==> flow/design.v <==
module delay_cal
(
	input wire clk, rst,
	input wire trig,
	input wire [255:0] static_word,
	output reg [255:0] word_out
);
reg state;
always @ (posedge clk or negedge rst) begin
	if(!rst) begin
		state <= 0;
		word_out <= 0;
	end
	else begin
		if(!state) begin
			word_out <= 0;
			if(trig) begin
				word_out <= static_word;
				state <= 1;
			end
		end
		else begin
			word_out <= 0;
			if(!trig) begin
				state <= 0;
			end
		end
	end
end
endmodule
======== Step by step through the tools: delay_cal ========
What the tools print for delay_cal, step after step.
Line numbers count from 1 in the design file above.
Library cell names are shortened.
Not given: -
design
  top module .............................. delay_cal
  clock input ............................. clk
  cell library ............................ sky130hd
  timing corner ........................... tt_025C_1v80

======== Elaborated design ========
Yosys after proc, flatten, opt, wreduce and memory -nomap, before mapping. Enables and synchronous resets that opt folds into registers are not counted as muxes. Memory bits, and registers merged into a memory's read port (data or address), are not among the register bits. Print and check cells are not counted. Equal cells are merged and count once.
bit counts
  elaborated cells ........................ 5
  bits in registers ....................... 257
  input port bits ......................... 259
  output and inout bits ................... 256
operators by class
  multiplexer cells ....................... 3
operators by type and width
  kind                 count
  two-way mux 256 bit  2
  two-way mux 1 bit    1

======== Longest topological paths ========
Yosys ltp: most cells in a row. Word level: on the elaborated netlist, between registers, memories and ports. Mapped: between sequential cells and ports; inverters and the memories' decode and read muxes count.
depth
  word-level depth ........................ 2
  ABC_AREA ................................ 0
  mapped depth ............................ 3
  mapped depth without buffers ............ 1

======== After synthesis ========
The flow's flattened synthesis, as Yosys stat reports it; memories are mapped. The netlist is that of the ABC_AREA named above (0 if unset); the other value can give another one.
Totals and module areas in this step are rounded.
cells by type
  cell      count  area in all (um2)
  dfrtp_1   257    6.43E+03
  and3b_1   256    2242.15
  buf_2     54     270.259
  clkbuf_1  2      7.507
synthesis totals
  cell area after synthesis ............... 8950 um2
  cell count .............................. 569
  mapped flip-flops ....................... 257
  sequential part of the area ............. 6430 um2
  buffer cells ............................ 56

======== Timing after synthesis ========
Source: OpenSTA report_checks on the synthesized netlist (no wires, ideal clock, input and output delay 20% of the period each), path of least setup slack; recovery checks are left aside. Register names are those of the netlist, which keeps one name where synthesis merged equal registers.
timing after synthesis
  path type ............................... register to register
  start ................................... register state
  end ..................................... register word_out[100]
  arrival time ............................ 819 ps
  time at the first pin ................... 0 ps
  buffers on the path ..................... 2
  path delay .............................. 939 ps
  period .................................. 1000 ps
  data required time ...................... 880 ps
  slack ................................... 61 ps
  driving pins on the path ................ 4
  setup time .............................. 120 ps
  period reached after synthesis .......... 939 ps
"path delay" is the arrival time less input delay plus setup time.
"driving pins on the path": output pins that drive a net of the path, with the launching flip-flop's if there is one; two outputs of one cell count as two.
"period reached after synthesis" = period - worst setup slack (recovery checks aside). The figure is calculated, with input and output delays left at 20% of the set period.
Between the ends stands the longest chain of elaborated cells between them, by number of cells; it is not shown to be the way that was timed. Of several equally long chains one is given.
Each line given opens the expression or statement behind the cell; cells for indexed reads and writes are added by Yosys, which also makes memories of some case tables.
A register here has more assigning lines than the two given.
between the ends, after synthesis
  cells stage by stage .................... dfrtp_1 > buf_2 > buf_2 > and3b_1
  cells in the longest elaborated chain ... 1
  elaborated cells between the ends (all ways) .. 1
  RTL lines with such cells ............... 1
  classes of those cells .................. mux: 1
RTL lines, path after synthesis
  element              line  text
  start, declared      8     reg state;
  start, assigned      11    state <= 0;
  start, assigned      19    state <= 1;
  two-way mux 256 bit  15    if(!state) begin
  end, assigned        16    word_out <= 0;
  end, assigned        18    word_out <= static_word;
  end, declared        6     output reg [255:0] word_out

======== Path in the finished layout ========
Path of least setup slack in the final report of run 2 (OpenROAD, finished layout, wires in). Where an end is a register, its clock arrival counts in the times.
The path's times are printed in steps of 10 ps; the period is the one set.
timing after layout
  path type ............................... register to output
  start ................................... register word_out[84]
  end ..................................... output port word_out[84]
  driving pins on the path ................ 2
  external output delay ................... 140 ps
  slack ................................... -520 ps
  time at the first pin ................... 530 ps
  buffers on the path ..................... 1
  data required time ...................... 570 ps
  arrival time ............................ 1090 ps
  period .................................. 713 ps
A register here has more assigning lines than the two given.
between the ends, after layout
  cells stage by stage .................... dfrtp_1 > buf_2
  cells in the longest elaborated chain ... 0
  elaborated cells between the ends (all ways) .. 0
  RTL lines with such cells ............... 0
RTL lines, path after layout
  element          line  text
  start, declared  6     output reg [255:0] word_out
  start, assigned  12    word_out <= 0;
  start, assigned  18    word_out <= static_word;
  end, declared    6

--- measured runs ---
Record of 2 stored runs of the RTL-to-layout flow on delay_cal, platform sky130hd. The runs are unordered. Constraints: input delay and output delay 20% of the set period each, output load 0.01 pF.
By "achieved clock period" is meant the clock period of the run minus its worst setup slack. This is arithmetic on one report: input and output delays are still those of the set period (20% each).
"critical path time" is the time allowed to the run's worst setup path (the clock period less input and output delay, where it has them) less its slack. Clock arrival times count: a late capture clock shortens it, a late launch clock lengthens it.
"total power of the final layout": no workload was simulated; the value follows from the tool's default switching activity.
"critical path time" is known to 10 ps.
Measured values are rounded.

======== run 1 ========
==> flow/run.sh <==
#!/bin/bash
# the make line also repeats the synthesis and layout settings of config.mk as NAME=value (left out here)
make -C /OpenROAD-flow-scripts/flow DESIGN_CONFIG=/design/flow/config.mk WORK_HOME=/design/flow/orfs CLKGATE_MAP_FILE= finish
==> flow/config.mk <==
export PLATFORM = sky130hd
export DESIGN_NAME = delay_cal
export DESIGN_NICKNAME = delay_cal
export VERILOG_FILES = /design/flow/design.v
export SDC_FILE = /design/flow/constraint.sdc
export NUM_CORES = 4
export LEC_CHECK = 0
export ABC_AREA = 0
export CAP_MARGIN = 20
export CORE_ASPECT_RATIO = 1.41
export CORE_MARGIN = 2
export CORE_UTILIZATION = 52
export CTS_CLUSTER_DIAMETER = 109
export GPL_ROUTABILITY_DRIVEN = 0
export MAX_ROUTING_LAYER = met5
export PLACE_DENSITY_LB_ADDON = 0.14
export SETUP_SLACK_MARGIN = -0.06
export SLEW_MARGIN = 40
export TNS_END_PERCENT = 95
==> flow/constraint.sdc <==
create_clock -name core_clock -period 1.1 [get_ports {clk}]
set_input_delay 0.2200 -clock core_clock [delete_from_list [all_inputs] [get_ports {clk}]]
set_output_delay 0.2200 -clock core_clock [all_outputs]
set_load 0.01 [all_outputs]

-------- run 1 --------
  no results, placement failed with PPL-0024

======== run 2 ========
==> flow/run.sh <==
#!/bin/bash
# the make line also repeats the synthesis and layout settings of config.mk as NAME=value (left out here)
make -C /OpenROAD-flow-scripts/flow DESIGN_CONFIG=/design/flow/config.mk WORK_HOME=/design/flow/orfs CLKGATE_MAP_FILE= finish
==> flow/config.mk <==
export PLATFORM = sky130hd
export DESIGN_NAME = delay_cal
export DESIGN_NICKNAME = delay_cal
export VERILOG_FILES = /design/flow/design.v
export SDC_FILE = /design/flow/constraint.sdc
export NUM_CORES = 4
export LEC_CHECK = 0
export CAP_MARGIN = 20
export CORE_MARGIN = 2
export CORE_UTILIZATION = 40
export SLEW_MARGIN = 20
==> flow/constraint.sdc <==
create_clock -name core_clock -period 0.713 [get_ports {clk}]
set_input_delay 0.1426 -clock core_clock [delete_from_list [all_inputs] [get_ports {clk}]]
set_output_delay 0.1426 -clock core_clock [all_outputs]
set_load 0.01 [all_outputs]

-------- measured, run 2 --------
  critical path time ...................... 1090 ps
  kind of the worst setup path ............ register to output
  post-route utilization .................. 72.5%
  area inside the die boundary ............ 23600 um2
  total power of the final layout ......... 34100 uW
  achieved clock period ................... 1230 ps
  worst hold slack after layout ........... 119 ps
  setup slack of the worst path ........... -517 ps
  standard-cell area after routing ........ 15900 um2
  chip area in the Yosys report ........... 8950 um2
--- end ---
